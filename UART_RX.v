==> flow/design.v <==
module FSM (
    input clk,
    input rst_n,
    input RX_IN,
    input PAR_EN,
    input [3:0] bit_cnt,       
    input [5:0] edge_cnt,      
    input [5:0] prescale,
    input par_err,
    input stp_err,
    input strt_glitch,
    output reg enable,
    output reg par_chk_en,
    output reg strt_chk_en,
    output reg stp_chk_en,
    output reg dat_samp_en,
    output reg deser_en,
    output reg data_valid
);
reg [2:0] current_state;
reg [2:0] next_state;
localparam IDLE          = 3'b000;
localparam START_CHECK   = 3'b001;
localparam DATA_SAMPLING = 3'b011;
localparam PARITY_CHECK  = 3'b010;
localparam STOP_CHECK    = 3'b110;
always @(posedge clk or negedge rst_n) begin
    if (!rst_n) begin
        current_state <= IDLE;
    end 
    else begin
        current_state <= next_state;
    end
end
always @(*) begin
    case (current_state)
        IDLE: begin
            if (!RX_IN) begin
                next_state = START_CHECK;
            end 
            else begin
                next_state = IDLE;
            end
        end
        START_CHECK: begin
            if(strt_glitch) begin
                next_state = IDLE;
            end
            else begin
                if(edge_cnt == (prescale - 1)) begin    
                    next_state = DATA_SAMPLING;
                end
                else begin
                    next_state = START_CHECK;  
                end
            end
        end
        DATA_SAMPLING: begin
            if ((bit_cnt < 4'h9) && (edge_cnt < prescale)) begin
                next_state = DATA_SAMPLING;
            end 
            else begin
                if(PAR_EN) begin
                    next_state = PARITY_CHECK;
                end
                else begin
                    next_state = STOP_CHECK;
                end
            end
        end
        PARITY_CHECK: begin
            if(edge_cnt == (prescale - 1)) begin
                next_state = STOP_CHECK;
            end
            else begin
                next_state = PARITY_CHECK;
            end
        end
        STOP_CHECK: begin
            if(edge_cnt == (prescale - 1)) begin
                if(RX_IN) begin
                    next_state = IDLE;
                end
                else begin
                    next_state = START_CHECK;  
                end
            end
            else begin
                next_state = STOP_CHECK;
            end
        end
        default: begin
            next_state = IDLE;
        end
    endcase
end
always @(*) begin
    enable = 1'b0;
    par_chk_en = 1'b0;
    strt_chk_en = 1'b0;
    stp_chk_en = 1'b0;
    dat_samp_en = 1'b0;
    deser_en = 1'b0;
    data_valid = 1'b0;
    case (current_state)
        IDLE: begin
            enable = 1'b0;
            par_chk_en = 1'b0;
            strt_chk_en = 1'b0;
            stp_chk_en = 1'b0;
            dat_samp_en = 1'b0;
            deser_en = 1'b0;
            data_valid = 1'b0;
        end
        START_CHECK: begin
            enable = 1'b1;
            par_chk_en = 1'b0;
            if(edge_cnt == (prescale >> 1) + 1) begin
                strt_chk_en = 1'b1;  
            end else begin
                strt_chk_en = 1'b0;  
            end
            stp_chk_en = 1'b0;
            dat_samp_en = 1'b1;
            deser_en = 1'b0;
            data_valid = 1'b0;
        end
        DATA_SAMPLING: begin
            enable = 1'b1;
            par_chk_en = 1'b0;  
            strt_chk_en = 1'b0;
            stp_chk_en = 1'b0;
            dat_samp_en = 1'b1;
            if(edge_cnt == ((prescale >> 1) + 1)) begin
                deser_en = 1'b1;  
            end else begin
                deser_en = 1'b0;  
            end
            data_valid = 1'b0;
        end
        PARITY_CHECK: begin
            enable = 1'b1;
            if(edge_cnt == (prescale >> 1) + 2) begin
                par_chk_en = 1'b1;  
            end else begin
                par_chk_en = 1'b0;  
            end
            strt_chk_en = 1'b0;
            stp_chk_en = 1'b0;
            dat_samp_en = 1'b1;
            deser_en = 1'b0;
            data_valid = 1'b0;
        end
        STOP_CHECK: begin
            enable = 1'b1;
            par_chk_en = 1'b0;
            strt_chk_en = 1'b0;
            if(edge_cnt == (prescale >> 1) + 1) begin
                stp_chk_en = 1'b1;  
            end else begin
                stp_chk_en = 1'b0;  
            end
            dat_samp_en = 1'b1;
            deser_en = 1'b0;
            if(!stp_err && !strt_glitch && !par_err) begin
                data_valid = 1'b1;  
            end else begin
                data_valid = 1'b0;  
        end
        end
        default: begin
            enable = 1'b0;
            par_chk_en = 1'b0;
            strt_chk_en = 1'b0;
            stp_chk_en = 1'b0;
            dat_samp_en = 1'b0;
            deser_en = 1'b0;
            data_valid = 1'b0;
        end
    endcase
end
endmodule
module UART_RX(
    input clk,
    input rst_n,
    input RX_IN,
    input PAR_EN,
    input PAR_TYP,
    input [5:0] prescale,
    output [7:0] P_DATA,
    output par_err,
    output stp_err,
    output data_valid
);
    wire [3:0] bit_cnt;
    wire [5:0] edge_cnt;
    wire strt_glitch;
    wire enable;
    wire par_chk_en;
    wire strt_chk_en;
    wire stp_chk_en;
    wire dat_samp_en;
    wire deser_en;
    wire sampled_bit;
    edge_bit_counter u_edge_bit_counter (
        .clk(clk),
        .rst_n(rst_n),
        .enable(enable),
        .PAR_EN(PAR_EN),
        .prescale(prescale),
        .edge_cnt(edge_cnt),
        .bit_cnt(bit_cnt)
    );
    FSM u_fsm (
        .clk(clk),
        .rst_n(rst_n),
        .RX_IN(RX_IN),
        .PAR_EN(PAR_EN),
        .bit_cnt(bit_cnt),
        .edge_cnt(edge_cnt),
        .prescale(prescale),
        .par_err(par_err),
        .stp_err(stp_err),
        .strt_glitch(strt_glitch),
        .enable(enable),
        .par_chk_en(par_chk_en),
        .strt_chk_en(strt_chk_en),
        .stp_chk_en(stp_chk_en),
        .dat_samp_en(dat_samp_en),
        .deser_en(deser_en),
        .data_valid(data_valid)
    );
    data_sampling u_data_sampling (
        .clk(clk),
        .rst_n(rst_n),
        .RX_in(RX_IN),
        .dat_samp_en(dat_samp_en),
        .prescale(prescale),
        .edge_cnt(edge_cnt),
        .sampled_bit(sampled_bit)
    );
    deserializer u_deserializer (
        .clk(clk),
        .rst_n(rst_n),
        .deser_en(deser_en),
        .sampled_bit(sampled_bit),
        .P_DATA(P_DATA)
    );
    parity_check u_parity_check (
        .clk(clk),
        .rst_n(rst_n),
        .par_chk_en(par_chk_en),
        .PAR_TYP(PAR_TYP),
        .data_in(P_DATA),  
        .sampled_bit(sampled_bit),
        .par_err(par_err)
    );
    start_check u_start_check (
        .clk(clk),
        .rst_n(rst_n),
        .strt_chk_en(strt_chk_en),
        .sampled_bit(sampled_bit),
        .strt_glitch(strt_glitch)
    );
    stop_check u_stop_check (
        .clk(clk),
        .rst_n(rst_n),
        .stp_chk_en(stp_chk_en),
        .sampled_bit(sampled_bit),
        .stp_err(stp_err)
    );
endmodule
module data_sampling(
    input clk,
    input rst_n,
    input RX_in,
    input dat_samp_en,
    input [5:0] prescale,
    input [5:0] edge_cnt,
    output sampled_bit
);
reg [2:0] buffered_samples;
always @(posedge clk or negedge rst_n) begin
    if(!rst_n) begin
        buffered_samples <= 0;
    end
    else if(dat_samp_en) begin
        if(edge_cnt == ((prescale >> 1)-1)
        ) begin
            buffered_samples[0] <= RX_in;  
        end
        else if (edge_cnt == (prescale >> 1)) begin
            buffered_samples[1] <= RX_in;  
        end
        else if (edge_cnt == ((prescale >> 1)+1)) begin
            buffered_samples[2] <= RX_in;  
        end
    end
end 
assign sampled_bit = ((buffered_samples == 3'h3) | (buffered_samples == 3'h5) | (buffered_samples == 3'h6) | (buffered_samples == 3'h7));   
endmodule 
module deserializer(
    input clk,
    input rst_n,
    input deser_en,
    input sampled_bit,
    output [7:0] P_DATA
);
integer i = 0;
reg [7:0] shift_reg;
always @(posedge clk or negedge rst_n) begin
    if(!rst_n) begin
        shift_reg <= 0;
    end
    else if(deser_en) begin
        for(i = 7; i > 0; i = i - 1) begin
            shift_reg[7] <= sampled_bit;
            shift_reg[i-1] <= shift_reg[i];
        end
    end
end
assign P_DATA = shift_reg;
endmodule
module edge_bit_counter(
    input clk,
    input rst_n,
    input enable,
    input PAR_EN,
    input [5:0] prescale,
    output reg [3:0] bit_cnt,
    output reg [5:0] edge_cnt
);
always @(posedge clk or negedge rst_n) begin
    if(!rst_n) begin
        bit_cnt <= 4'b0;
        edge_cnt <= 5'b0;
    end
    else if(enable) begin
        edge_cnt <= edge_cnt + 1;  
        if(edge_cnt == prescale - 1) begin
            if(PAR_EN) begin
                if(bit_cnt <  4'ha) begin
                    bit_cnt <= bit_cnt + 1;  
                end
                else begin
                    bit_cnt <= 4'b0;
                end
            end 
            else begin
                if(bit_cnt <  4'h9) begin
                    bit_cnt <= bit_cnt + 1;  
                end
                else begin
                    bit_cnt <= 4'b0;
                end
            end
            edge_cnt <= 5'b0;  
        end
    end
end
endmodule   
module parity_check(
    input clk,
    input rst_n,
    input par_chk_en,
    input PAR_TYP,
    input [7:0] data_in,
    input sampled_bit,
    output reg par_err
);
reg parity_bit;
always @(posedge clk or negedge rst_n) begin
    parity_bit <= sampled_bit;
    if(!rst_n) begin
        parity_bit <= 0;
        par_err <= 0;
    end
    else if(par_chk_en) begin
        if(PAR_TYP == 1'b1) begin  
            par_err <= (parity_bit == ^data_in);
        end 
        else begin  
            par_err <= (parity_bit == ~^data_in);
        end
    end
end
endmodule
module start_check(
    input clk,
    input rst_n,
    input strt_chk_en,
    input sampled_bit,
    output reg strt_glitch
);
always @(posedge clk or negedge rst_n) begin
    if(!rst_n) begin
        strt_glitch <= 0;
    end
    else if((sampled_bit == 1'b1) && strt_chk_en) begin
        strt_glitch <= 1'b1;
    end
    else begin
        strt_glitch <= 1'b0; 
    end
end
endmodule
module stop_check(
    input clk,
    input rst_n,
    input stp_chk_en,
    input sampled_bit,
    output reg stp_err
);
always @(posedge clk or negedge rst_n) begin
    if(!rst_n) begin
        stp_err <= 0;
    end
    else if(stp_chk_en) begin
        if(sampled_bit == 1'b0) begin
            stp_err <= 1'b1;
        end
        else begin
            stp_err <= 1'b0;
        end
    end
end
endmodule
# ---- Reports on UART_RX
# Tool output for the design above, in the order of the flow.
# Lines are those of the file above, counted from 1.
# Operators: Yosys type, input widths -> output width; for muxes data width and select width s.
# The mark n/a stands for no value.
dict set report inputs {
  design {UART_RX}
  clock {clk}
  lib {sky130hd}
  corner {tt_025C_1v80}
}

# ---- After elaboration
# Counts by Yosys on the flattened word-level netlist (proc, flatten, opt, wreduce; memories kept). Register bits leave out memories and registers merged into their read ports (data or address); mux counts leave out enables and synchronous resets folded into registers. Print and check cells are left out. Cells with the same type and inputs are merged into one.
dict set report word_totals {
  regBits 28
  latchBits 0
  mem_bits_rw 0
  mem_bits_ro 0
  clocked_rd_ports_x_width 0
  mem_count 0
  inputBits 11
  output_inout_bits 11
  elab_cells 86
}
dict set report op_classes {
  add_sub_neg 6
  multipliers 0
  n_div 0
  n_cmp 3
  n_eq 15
  shifts 0
  mux 24
  bitwise 5
  n_reduce_logical 15
}
# op count
set ops {}
lappend ops {{$eq 6x32->1} 4}
lappend ops {{$pmux 3 s5} 1}
lappend ops {{$mux 3} 5}
lappend ops {{$mux 1} 13}
lappend ops {{$eq 3x3->1 const B} 4}
lappend ops {{$mux 4} 3}
lappend ops {{$eq 3x2->1 const B} 3}
lappend ops {{$lt 4x4->1 const B} 2}
lappend ops {{$reduce_xnor 8->1} 1}
lappend ops {{$reduce_xor 8->1} 1}
lappend ops {{$sub 6x1->7 const B} 1}
lappend ops {{$add 5x1->6 const B} 1}
lappend ops {{$sub 5x1->6 const B} 1}
lappend ops {{$add 5x2->6 const B} 1}
lappend ops {{$add 6x1->6 const B} 1}
lappend ops {{$eq 6x5->1} 1}
lappend ops {{$lt 6x6->1} 1}
lappend ops {{$mux 6} 1}
lappend ops {{$logic_and 1x1->1} 4}
lappend ops {{$reduce_and 2->1} 2}
lappend ops {{$add 4x1->4 const B} 1}
lappend ops {{$reduce_and 4->1} 1}
lappend ops {{$reduce_or 4->1} 1}
lappend ops {{$or 1x1->1} 3}
lappend ops {{$logic_not 1->1} 3}
lappend ops {{$eq 3x1->1 const B} 1}
lappend ops {{$logic_not 3->1} 1}
lappend ops {{$reduce_and 3->1} 1}
# Other operator kinds: 3; their cells: 5.

# ---- Longest topological paths
# Longest topological path by Yosys (ltp), each cell counted once; first at word level (registers and memories cut), then after technology mapping (sequential cells cut; the memories' decode and read muxes count).
dict set report depth {
  ltp_word 6
  ABC_AREA 0
  mapped_depth 9
  ltp_nobuf 7
}

# ---- Netlist
# The flow's flattened synthesis, as Yosys stat reports it; memories are mapped. The netlist is that of the ABC_AREA named above (0 if unset); the other value can give another one.
# cell count area_total_um2
set types {}
lappend types {sky130_fd_sc_hd__dfrtp_1 29 725.696}
lappend types {sky130_fd_sc_hd__ha_1 16 200.192}
lappend types {sky130_fd_sc_hd__xnor2_1 17 148.893}
lappend types {sky130_fd_sc_hd__mux2_2 12 135.13}
lappend types {sky130_fd_sc_hd__xor2_1 10 87.584}
lappend types {sky130_fd_sc_hd__nand2_1 22 82.579}
lappend types {sky130_fd_sc_hd__o21ai_0 12 60.058}
lappend types {sky130_fd_sc_hd__inv_1 15 56.304}
lappend types {sky130_fd_sc_hd__o211ai_1 7 52.55}
lappend types {sky130_fd_sc_hd__nor2_1 11 41.29}
lappend types {sky130_fd_sc_hd__mux2i_1 4 40.038}
lappend types {sky130_fd_sc_hd__nor3_1 8 40.038}
lappend types {sky130_fd_sc_hd__nand2b_1 5 31.28}
lappend types {sky130_fd_sc_hd__nand3_1 6 30.029}
lappend types {sky130_fd_sc_hd__dfstp_2 1 26.275}
lappend types {sky130_fd_sc_hd__buf_2 5 25.024}
lappend types {sky130_fd_sc_hd__o2111ai_1 2 17.517}
lappend types {sky130_fd_sc_hd__o221ai_1 2 17.517}
# Other cell types: 35; their cells: 47.
dict set report synth_totals {
  mapped_cells 231
  yosys_area_um2 2195.9
  seqArea_um2 752.0
  ff_cells 30
}
# By module: a second synthesis without flattening, with its own total; a netlist apart from the flattened one above.
dict set report hier_totals {
  cells_unflattened 270
  hier_area_um2 2592.5
}
# Rows give one instance, submodules left out.
# module instances n_cells mod_area_um2 seq_area_um2
set by_module {}
lappend by_module {FSM 1 102 852.1 126.4}
lappend by_module {edge_bit_counter 1 79 716.9 250.2}
lappend by_module {data_sampling 1 55 479.2 75.1}
lappend by_module {deserializer 1 17 331.6 200.2}
lappend by_module {parity_check 1 12 142.6 50.0}
lappend by_module {stop_check 1 3 38.8 25.0}
lappend by_module {start_check 1 2 31.3 25.0}
lappend by_module {UART_RX 1 0 0.0 0.0}

# ---- Timing after synthesis
# Path of least setup slack by OpenSTA after synthesis, without wires, with an ideal clock, recovery checks aside; 20% of the period is set as input and as output delay. Where synthesis merged equal registers, the netlist keeps one of their names.
dict set report synth_path {
  path_kind {input port to flip-flop}
  start {in prescale[1]}
  end {reg u_edge_bit_counter.bit_cnt[0]}
  tclk_ps 2740
  input_delay_ps 548
  setup_ps 79
  t_arrival_ps 2179
  required_time_ps 2661
  setup_slack_ps 482
  path_delay_ps 1710
  path_stages 8
  path_buffers 1
  period_less_setup_slack_ps 2258
}
# "path_delay_ps" is the arrival time less input delay plus setup time.
# "path_stages": output pins that drive a net of the path, with the launching flip-flop's if there is one; two outputs of one cell count as two.
# "period_less_setup_slack_ps" = period - worst setup slack (recovery checks aside). The figure is calculated, with input and output delays left at 20% of the set period.
# The rows between start and end are the longest chain of elaborated cells between them; the timing report does not say that the signal goes this way. Where chains are equally long, one stands for them.
# Each line given opens the expression or statement behind the cell; cells for indexed reads and writes are added by Yosys, which also makes memories of some case tables.
# At most two assigning lines are given for a register; there are more.
dict set report synth_between {
  path_cell_list {sky130_fd_sc_hd__inv_1 > sky130_fd_sc_hd__ha_1 > sky130_fd_sc_hd__xnor2_1 > sky130_fd_sc_hd__a311oi_1 > sky130_fd_sc_hd__o2111ai_1 > sky130_fd_sc_hd__clkbuf_1 > sky130_fd_sc_hd__nor3_1 > sky130_fd_sc_hd__mux2i_1}
  elab_chain_len 3
}
# item line
set synth_rtl {}
lappend synth_rtl {{from (decl)} 189} ;# input [5:0] prescale,
lappend synth_rtl {{$sub 6x1->7} 340} ;# if(edge_cnt == prescale - 1) begin
lappend synth_rtl {{$eq 6x32->1} 340}
lappend synth_rtl {{$reduce_and 2->1} n/a}
lappend synth_rtl {{to (assign)} 343} ;# bit_cnt <= bit_cnt + 1;
lappend synth_rtl {{to (assign)} 351} ;# bit_cnt <= bit_cnt + 1;
lappend synth_rtl {{to (decl)} 330} ;# output reg [3:0] bit_cnt,

# ---- Worst path after layout
# From the final timing report of flow run 1: the path of least setup slack in the routed layout; clock arrival at registers is part of the times.
# The report prints the path's times to 10 ps; the period is as set.
dict set report layout_path {
  path_kind {input port to flip-flop}
  start {in prescale[1]}
  end {reg u_edge_bit_counter.bit_cnt[3]}
  tclk_ps 1640
  input_delay_ps 330
  setup_ps 120
  t_arrival_ps 2210
  required_time_ps 1810
  setup_slack_ps -400
  path_stages 9
  path_buffers 2
}
# The rows between start and end are the longest chain of elaborated cells between them; the timing report does not say that the signal goes this way. Where chains are equally long, one stands for them.
# At most two assigning lines are given for a register; there are more.
dict set report layout_between {
  path_cell_list {sky130_fd_sc_hd__buf_2 > sky130_fd_sc_hd__clkinvlp_4 > sky130_fd_sc_hd__ha_2 > sky130_fd_sc_hd__buf_4 > sky130_fd_sc_hd__nor3b_4 > sky130_fd_sc_hd__nand2_2 > sky130_fd_sc_hd__xnor2_4 > sky130_fd_sc_hd__or2_4 > sky130_fd_sc_hd__o32a_1}
  elab_chain_len 3
}
# item line
set layout_rtl {}
lappend layout_rtl {{from (decl)} 189} ;# input [5:0] prescale,
lappend layout_rtl {{$sub 6x1->7} 340} ;# if(edge_cnt == prescale - 1) begin
lappend layout_rtl {{$eq 6x32->1} 340}
lappend layout_rtl {{$reduce_and 2->1} n/a}
lappend layout_rtl {{to (assign)} 343} ;# bit_cnt <= bit_cnt + 1;
lappend layout_rtl {{to (assign)} 351} ;# bit_cnt <= bit_cnt + 1;
lappend layout_rtl {{to (decl)} 330} ;# output reg [3:0] bit_cnt,

Subject: flow runs of UART_RX

Hi,

Below are 2 stored runs of the flow (Yosys, OpenROAD; platform sky130hd) on UART_RX, each with its settings and what was measured, unordered. Constraints: input delay and output delay 20% of the set period each, output load 0.01 pF.
By "timing.achieved_period_ps" is meant the clock period of the run minus its worst setup slack. This is arithmetic on one report: input and output delays are still those of the set period (20% each).
"worst_path_allowed_less_slack_ps": the worst setup path's part of the clock period (all of it between registers, 20% less for each end at a port) less its slack. A launch clock that arrives late makes it longer, a capture clock that arrives late makes it shorter.
"totalPower_uw" rests on the timing tool's default activity at the inputs, not on a simulated workload.
"worst_path_allowed_less_slack_ps" is given in steps of 10 ps.

# flow run 1
==> flow/run.sh <==
#!/bin/bash
# the make line also repeats the synthesis and layout settings of config.mk as NAME=value (left out here)
make -C /OpenROAD-flow-scripts/flow DESIGN_CONFIG=/design/flow/config.mk WORK_HOME=/design/flow/orfs CLKGATE_MAP_FILE= finish
==> flow/config.mk <==
export PLATFORM = sky130hd
export DESIGN_NAME = UART_RX
export DESIGN_NICKNAME = UART_RX
export VERILOG_FILES = /design/flow/design.v
export SDC_FILE = /design/flow/constraint.sdc
export NUM_CORES = 4
export LEC_CHECK = 0
export CAP_MARGIN = 20
export CELL_PAD_IN_SITES_DETAIL_PLACEMENT = 2
export CORE_ASPECT_RATIO = 1.14
export CORE_MARGIN = 2
export CORE_UTILIZATION = 31
export CTS_CLUSTER_SIZE = 24
export MAX_ROUTING_LAYER = met4
export PLACE_DENSITY = 0.54
export SLEW_MARGIN = 20
==> flow/constraint.sdc <==
create_clock -name core_clock -period 1.64 [get_ports {clk}]
set_input_delay 0.3280 -clock core_clock [delete_from_list [all_inputs] [get_ports {clk}]]
set_output_delay 0.3280 -clock core_clock [all_outputs]
set_load 0.01 [all_outputs]

==> flow run 1: results <==
layout_utilization_pct=55.3
setup_tns_ps=-8718
synthesis_area_um2=2195.9
timing.achieved_period_ps=2039
final_stdcell_area_um2=3767.4
totalPower_uw=6017
final_die_area_um2=7773.9
fin_ws_ps=-399
worst_path_allowed_less_slack_ps=1710
path_kind="input port to flip-flop"

# flow run 2
==> flow/run.sh <==
#!/bin/bash
# the make line also repeats the synthesis and layout settings of config.mk as NAME=value (left out here)
make -C /OpenROAD-flow-scripts/flow DESIGN_CONFIG=/design/flow/config.mk WORK_HOME=/design/flow/orfs CLKGATE_MAP_FILE= finish
==> flow/config.mk <==
export PLATFORM = sky130hd
export DESIGN_NAME = UART_RX
export DESIGN_NICKNAME = UART_RX
export VERILOG_FILES = /design/flow/design.v
export SDC_FILE = /design/flow/constraint.sdc
export NUM_CORES = 4
export LEC_CHECK = 0
export CAP_MARGIN = 20
export CELL_PAD_IN_SITES_GLOBAL_PLACEMENT = 2
export CORE_MARGIN = 3
export CORE_UTILIZATION = 46
export CTS_CLUSTER_SIZE = 82
export GPL_ROUTABILITY_DRIVEN = 1
export GPL_TIMING_DRIVEN = 1
export MIN_ROUTING_LAYER = met1
export PLACE_DENSITY_LB_ADDON = 0.3
export SETUP_SLACK_MARGIN = 0.39
export SLEW_MARGIN = 20
==> flow/constraint.sdc <==
create_clock -name core_clock -period 2.63 [get_ports {clk}]
set_input_delay 0.5260 -clock core_clock [delete_from_list [all_inputs] [get_ports {clk}]]
set_output_delay 0.5260 -clock core_clock [all_outputs]
set_load 0.01 [all_outputs]

==> flow run 2: results <==
setup_tns_ps=0
timing.achieved_period_ps=2234
synthesis_area_um2=2195.9
layout_utilization_pct=65.6
final_stdcell_area_um2=2935.3
fin_ws_ps=396
worst_path_allowed_less_slack_ps=1710
path_kind="input port to flip-flop"
final_die_area_um2=5638.5
totalPower_uw=2508

Regards
